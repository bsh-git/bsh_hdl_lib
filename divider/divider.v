==> flow/design.v <==
module divider #(  parameter integer WIDTH = 24)
    (
     input             clk_in,
     input [WIDTH-1:0] load,
     output            clk_out
     );
    reg [WIDTH-1:0]    counter = 0;
    reg                val = 0;
    assign clk_out = val;
    always @(posedge clk_in) begin
        if (counter != 0)
            counter <= counter -1;
        else begin
            counter <= load;
            val <= ~val;
        end
    end
endmodule  
**Step by step through the tools: divider**

What the tools print for divider, step after step.
Line numbers count from 1 in the design file above.
Cell names lack the library's common part.
Not given: --

- Top: divider
- Clock port: clk_in
- Standard-cell library: sky130hd
- Timing corner: tt_025C_1v80

**Elaborated design**

Yosys after proc, flatten, opt, wreduce and memory -nomap, before mapping. Enables and synchronous resets that opt folds into registers are not counted as muxes. Memory bits, and registers merged into a memory's read port (data or address), are not among the register bits. Print and check cells are not counted. Equal cells are merged and count once.

- Memory cells: 0
- Memory bits (writable): 0
- ROM bits: 0
- Latch bits: 0
- Clocked read ports x word width: 0
- Bits of input ports: 25
- Flip-flop bits (word level): 25

- Reductions and logical operators: 1
- $add $sub $neg: 1
- Eq/ne operators: 0
- Divide/modulo/power cells: 0
- Magnitude comparators: 0
- Mux-type cells: 1
- Shift-type cells: 0
- Multipliers: 0
- Bitwise gates (word level): 1

Operator list:

| cell | number |
|---|---|
| 24-bit by 1-bit subtractor with 24-bit output (second input constant) | 1 |
| 24-bit nonzero test | 1 |
| 24-bit two-way mux | 1 |
| 1-bit inverter | 1 |

**Longest topological paths**

Longest topological path by Yosys (ltp), each cell counted once; first at word level (registers and memories cut), then after technology mapping (sequential cells cut; the memories' decode and read muxes count).

- Depth after elaboration: 2
- ABC_AREA: 0
- Gate-level depth with buffers: 10
- Mapped depth without buffers: 8

**After synthesis**

Source: synth_stat.txt of the flow (Yosys; design flattened, memories mapped). It holds for the ABC_AREA given above (unset counts as 0); a run with the other value may have another netlist.
The area totals of this step are shown rounded.

Cell types:

| cell type | number | total area (µm²) |
|---|---|---|
| dfxtp_1 | 24 | 480.461 |
| nor2_1 | 28 | 105.101 |
| xnor2_1 | 9 | 78.826 |
| nor4_4 | 3 | 63.811 |
| nand2_1 | 14 | 52.55 |
| o21ai_2 | 6 | 52.55 |
| xor2_1 | 4 | 35.034 |
| buf_6 | 3 | 33.782 |
| edfxtp_1 | 1 | 30.029 |
| o31ai_1 | 4 | 30.029 |
| nor3_1 | 5 | 25.024 |
| nor4_1 | 4 | 25.024 |
| mux2_1 | 2 | 22.522 |
| a21oi_1 | 4 | 20.019 |
| nor3_2 | 2 | 20.019 |
| or3_1 | 3 | 18.768 |
| a31oi_1 | 2 | 12.512 |
| ha_1 | 1 | 12.512 |

Other cell types: 17; their cells: 19.

- Mapped area: 0.00125 mm²
- Standard cells after synthesis: 138
- Flip-flop cells: 25

**Worst setup path after synthesis**

Path of least setup slack by OpenSTA after synthesis, without wires, with an ideal clock, recovery checks aside; 20% of the period is set as input and as output delay. Where synthesis merged equal registers, the netlist keeps one of their names.

- Kind: reg2reg
- From: register counter[0]
- To: register val
- Clock period: 2.54 ns
- Slack: 0.612 ns
- Data required time: 2.245 ns
- Library setup time: 0.295 ns
- Buffers on the path: 2
- Path delay: 1.928 ns
- Stages: 9
- Arrival time: 1.633 ns
- Period reached after synthesis: 1.928 ns

"path delay" = arrival - input delay + setup time.
"stages" counts driving pins, that of a launching flip-flop among them; a cell with two outputs on the path counts twice.
"period reached after synthesis" = period - worst setup slack (recovery checks aside). The figure is calculated, with input and output delays left at 20% of the set period.
Between the ends stands the longest chain of elaborated cells between them, by number of cells; it is not shown to be the way that was timed. Of several equally long chains one is given.
Each line given opens the expression or statement behind the cell; cells for indexed reads and writes are added by Yosys, which also makes memories of some case tables.

- Cells stage by stage: dfxtp_1 inv_1 ha_1 nor3b_2 nand2_1 or3_1 buf_6 clkinv_4 buf_6
- Cells in the longest elaborated chain: 1

Ends and longest elaborated chain, after synthesis:

| item | line | text |
|---|---|---|
| from (decl) | 7 | `reg [WIDTH-1:0]    counter = 0;` |
| from (assign) | 12 | `counter <= counter -1;` |
| from (assign) | 14 | `counter <= load;` |
| 24-bit nonzero test | 11 | `if (counter != 0)` |
| to (assign) | 15 | `val <= ~val;` |
| to (decl) | 8 | `reg                val = 0;` |

**Worst path after layout**

From the final timing report of record 1: the path of least setup slack in the routed layout; clock arrival at registers is part of the times.

- Kind: reg2reg
- From: register counter[16]
- To: register val
- Clock period: 1.56 ns
- Library setup time: 0.26 ns
- Arrival time: 1.77 ns
- Data required time: 1.62 ns
- Buffers on the path: 1
- Stages: 6
- Slack: -0.15 ns

Between the ends stands the longest chain of elaborated cells between them, by number of cells; it is not shown to be the way that was timed. Of several equally long chains one is given.

- Cells stage by stage: dfxtp_2 nor4_4 nand2_1 or3_4 buf_12 clkinv_8
- Cells in the longest elaborated chain: 1

Ends and longest elaborated chain, post-layout:

| item | line | text |
|---|---|---|
| from (decl) | 7 | `reg [WIDTH-1:0]    counter = 0;` |
| from (assign) | 12 | `counter <= counter -1;` |
| from (assign) | 14 | `counter <= load;` |
| 24-bit nonzero test | 11 | `if (counter != 0)` |
| to (assign) | 15 | `val <= ~val;` |
| to (decl) | 8 | `reg                val = 0;` |

Record of 2 stored runs of the RTL-to-layout flow on divider, platform sky130hd. The runs are unordered. Constraints: input delay and output delay 20% of the set period each, output load 0.01 pF.
"achieved period" is the run's clock period less its worst setup slack. It is reckoned from that one timing run; input and output delays stay at 20% of the period that was set.
Results are given in rounded form.
A setting shown as -- is not set for that run.

| name | record 1 | record 2 |
|---|---|---|
| period_ns | 1.56 | 1.76 |
| CORE_UTILIZATION | 40 | 48 |
| PLACE_DENSITY_LB_ADDON | 0.28 | 0.21 |
| CTS_CLUSTER_SIZE | 85 | 11 |
| CTS_CLUSTER_DIAMETER | 269 | -- |
| MAX_ROUTING_LAYER | met5 | -- |
| CAP_MARGIN | 20 | 40 |
| CORE_MARGIN | 2 | 6 |
| SLEW_MARGIN | 20 | 35 |
| CELL_PAD_IN_SITES_DETAIL_PLACEMENT | -- | 0 |
| TNS_END_PERCENT | -- | 50 |
| ABC_AREA | -- | 1 |
| GPL_TIMING_DRIVEN | -- | 0 |
| MIN_ROUTING_LAYER | -- | met1 |
| die outline area (mm²) | 0.0036 | 0.00454 |
| standard-cell area of the final layout (mm²) | 0.00207 | 0.00179 |
| setup slack of the worst path (ns) | -0.155 | 0.193 |
| netlist area reported by Yosys (mm²) | 0.00125 | 0.00147 |
| achieved period (ns) | 1.715 | 1.567 |
| utilization after routing (%) | 68.4 | 63.3 |
