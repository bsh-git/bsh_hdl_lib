==> flow/design.v <==
module triangle_wave #
    (
     parameter integer WIDTH = 8
     )
    (
     input              clk,
     input [WIDTH-1:0]  low_in,
     input [WIDTH-1:0]  high_in,
     output [WIDTH-1:0] mod_out
     );
    reg [WIDTH-1:0]     counter = 0;
    reg                 dir = 0;
    assign mod_out = counter;
    always @(posedge clk) begin
        if (dir == 1) begin
            if (counter > low_in)
                counter <= counter - 1;
            else begin
                dir <= 0;
                counter <= counter + 1;
            end
        end else begin
            if (counter < high_in)
                counter <= counter + 1;
            else begin
                dir <= 1;
                counter <= counter - 1;
            end
        end  
    end
endmodule  
# --- Step by step through the tools: triangle_wave ---
# The steps from the RTL of triangle_wave to its reports follow in flow order.
# Line numbers count from 1 in the design file above.
inputs:
  design: "triangle_wave"
  clk_port: "clk"
  lib: "sky130hd"
  lib_corner: "tt_025C_1v80"

# --- After elaboration ---
# Counts by Yosys on the flattened word-level netlist (proc, flatten, opt, wreduce; memories kept). Register bits leave out memories and registers merged into their read ports (data or address); mux counts leave out enables and synchronous resets folded into registers. Print and check cells are left out. Cells with the same type and inputs are merged into one.
word_totals:
  ff_bits: 9
  latch_bits: 0
  ramBits: 0
  romBits: 0
  clocked_rd_ports_x_width: 0
  mem_count: 0
  inputBits: 17
  out_inout_bits: 8
  word_cells: 12
classes:
  addsub: 2
  n_mul: 0
  n_div: 0
  cmp: 2
  eq_ne: 0
  shift: 0
  mux: 6
  logic: 0
  reduce_and_logical: 0
op_table:
  columns: ["operator", "count"]
  rows:
  - ["two-way mux 8 bit", 3]
  - ["adder 8 x 1 -> 8 bit (second input constant)", 1]
  - ["subtractor 8 x 1 -> 8 bit (second input constant)", 1]
  - ["> comparator 8 bit", 1]
  - ["< comparator 8 bit", 1]
  - ["two-way mux 1 bit", 3]

# --- Depth ---
# Longest topological path by Yosys (ltp), each cell counted once; first at word level (registers and memories cut), then after technology mapping (sequential cells cut; the memories' decode and read muxes count).
logic_depth:
  word_depth: 3
  ABC_AREA: 0
  mapped_depth: 8
  depth_no_buf: 8

# --- Synthesis result ---
# Yosys stat after the flow's synthesis: flattened, memories mapped to cells. It holds for the ABC_AREA given above (unset counts as 0); a run with the other value may have another netlist.
# The area totals of this step are shown rounded.
by_type:
  columns: ["cell", "count", "type_area_um2"]
  rows:
  - ["sky130_fd_sc_hd__ha_1", 17, 212.704]
  - ["sky130_fd_sc_hd__dfxtp_1", 9, 180.173]
  - ["sky130_fd_sc_hd__inv_1", 17, 63.811]
  - ["sky130_fd_sc_hd__mux2i_1", 6, 60.058]
  - ["sky130_fd_sc_hd__xnor2_1", 4, 35.034]
  - ["sky130_fd_sc_hd__o2bb2ai_4", 1, 27.526]
  - ["sky130_fd_sc_hd__xor2_1", 3, 26.275]
  - ["sky130_fd_sc_hd__a21oi_1", 4, 20.019]
  - ["sky130_fd_sc_hd__nand2_1", 5, 18.768]
  - ["sky130_fd_sc_hd__nand4_1", 3, 18.768]
  - ["sky130_fd_sc_hd__nor2_1", 5, 18.768]
  - ["sky130_fd_sc_hd__a41oi_2", 1, 16.266]
  - ["sky130_fd_sc_hd__nand3_1", 3, 15.014]
  - ["sky130_fd_sc_hd__a211oi_2", 1, 12.512]
  - ["sky130_fd_sc_hd__and3_1", 2, 12.512]
  - ["sky130_fd_sc_hd__nor2b_1", 2, 12.512]
  - ["sky130_fd_sc_hd__nor3_1", 2, 10.01]
  - ["sky130_fd_sc_hd__o21ai_0", 2, 10.01]
# Other cell types: 5; their cells: 5.
mapped:
  cells: 92
  area_um2: 808
  seq_area_um2: 180
  flip_flops: 9
  n_buf: 0

# --- Path before layout ---
# OpenSTA on the mapped netlist: ideal clock, no wires. The path of least setup slack (recovery checks aside). Input and output delay are each 20% of the period. Register names are those of the netlist, which keeps one name where synthesis merged equal registers.
synth_path:
  path_kind: "input to register"
  from: "input low_in[5]"
  to: "register counter[4]"
  clock_period_ns: 3.18
  input_delay_ns: 0.636
  setup_ns: 0.072
  launch_ns: 0.636
  arrival_time_ns: 1.951
  required_ns: 3.108
  path_slack_ns: 1.158
  delay_ns: 1.387
  stages: 8
  n_path_buf: 0
  synth_period_reached_ns: 2.022
# "delay_ns" = arrival - input delay + setup time.
# "stages" counts driving pins, that of a launching flip-flop among them; a cell with two outputs on the path counts twice.
# "synth_period_reached_ns" is the clock period less the worst setup slack; recovery checks do not enter. This is arithmetic on one report: input and output delays are still those of the set period (20% each).
# Between the ends stands the longest chain of elaborated cells between them, by number of cells; it is not shown to be the way that was timed. Of several equally long chains one is given.
# Each line given opens the expression or statement behind the cell; cells for indexed reads and writes are added by Yosys, which also makes memories of some case tables.
# A register here has more assigning lines than the two given.
synth_between:
  path_cell_list: "sky130_fd_sc_hd__inv_1 -> sky130_fd_sc_hd__ha_1 -> sky130_fd_sc_hd__nand4_1 -> sky130_fd_sc_hd__o21ai_0 -> sky130_fd_sc_hd__a31oi_1 -> sky130_fd_sc_hd__o2bb2ai_4 -> sky130_fd_sc_hd__mux2i_1 -> sky130_fd_sc_hd__xor2_1"
  elab_chain_len: 3
  cone_cells: 3
  lines_between: 2
  cone_classes: "compare (1); mux (2)"
synth_rtl:
  columns: ["item", "line_no", "rtl"]
  rows:
  - ["start, declared", 7, "input [WIDTH-1:0]  low_in,"]
  - ["> comparator 8 bit", 16, "if (counter > low_in)"]
  - ["two-way mux 8 bit", 16, null]
  - ["two-way mux 8 bit", 15, "if (dir == 1) begin"]
  - ["end, assigned", 17, "counter <= counter - 1;"]
  - ["end, assigned", 20, "counter <= counter + 1;"]
  - ["end, declared", 11, "reg [WIDTH-1:0]     counter = 0;"]

==> runs of triangle_wave <==
module triangle_wave, platform sky130hd, 2 stored runs of the flow under differing settings, order arbitrary. Input and output delays are each 20% of the period that was set; the output load is 0.01 pF.

--- run A ---
==> flow/run.sh <==
#!/bin/bash
# the make line also repeats the synthesis and layout settings of config.mk as NAME=value (left out here)
make -C /OpenROAD-flow-scripts/flow DESIGN_CONFIG=/design/flow/config.mk WORK_HOME=/design/flow/orfs CLKGATE_MAP_FILE= finish
==> flow/config.mk <==
export PLATFORM = sky130hd
export DESIGN_NAME = triangle_wave
export DESIGN_NICKNAME = triangle_wave
export VERILOG_FILES = /design/flow/design.v
export SDC_FILE = /design/flow/constraint.sdc
export NUM_CORES = 4
export LEC_CHECK = 0
export CAP_MARGIN = 0
export CELL_PAD_IN_SITES_GLOBAL_PLACEMENT = 2
export CORE_MARGIN = 2
export CORE_UTILIZATION = 65
export CTS_CLUSTER_SIZE = 80
export GPL_ROUTABILITY_DRIVEN = 0
export PLACE_DENSITY_LB_ADDON = 0.07
export SETUP_SLACK_MARGIN = -0.02
export SLEW_MARGIN = 20
export TNS_END_PERCENT = 95
==> flow/constraint.sdc <==
create_clock -name core_clock -period 1.89 [get_ports {clk}]
set_input_delay 0.3780 -clock core_clock [delete_from_list [all_inputs] [get_ports {clk}]]
set_output_delay 0.3780 -clock core_clock [all_outputs]
set_load 0.01 [all_outputs]

==> results, as YAML <==
outcome: "unfinished; error FLW-0024 in placement"

--- run B ---
==> flow/run.sh <==
#!/bin/bash
# the make line also repeats the synthesis and layout settings of config.mk as NAME=value (left out here)
make -C /OpenROAD-flow-scripts/flow DESIGN_CONFIG=/design/flow/config.mk WORK_HOME=/design/flow/orfs CLKGATE_MAP_FILE= finish
==> flow/config.mk <==
export PLATFORM = sky130hd
export DESIGN_NAME = triangle_wave
export DESIGN_NICKNAME = triangle_wave
export VERILOG_FILES = /design/flow/design.v
export SDC_FILE = /design/flow/constraint.sdc
export NUM_CORES = 4
export LEC_CHECK = 0
export CAP_MARGIN = 35
export CELL_PAD_IN_SITES_DETAIL_PLACEMENT = 2
export CELL_PAD_IN_SITES_GLOBAL_PLACEMENT = 1
export CORE_MARGIN = 2
export CORE_UTILIZATION = 52
export CTS_CLUSTER_SIZE = 61
export GPL_TIMING_DRIVEN = 0
export MIN_ROUTING_LAYER = met2
export PLACE_DENSITY = 0.43
export SETUP_SLACK_MARGIN = 0.42
export SLEW_MARGIN = 20
==> flow/constraint.sdc <==
create_clock -name core_clock -period 1.72 [get_ports {clk}]
set_input_delay 0.3440 -clock core_clock [delete_from_list [all_inputs] [get_ports {clk}]]
set_output_delay 0.3440 -clock core_clock [all_outputs]
set_load 0.01 [all_outputs]

==> results, as YAML <==
outcome: "unfinished; error GPL-0301 in placement"
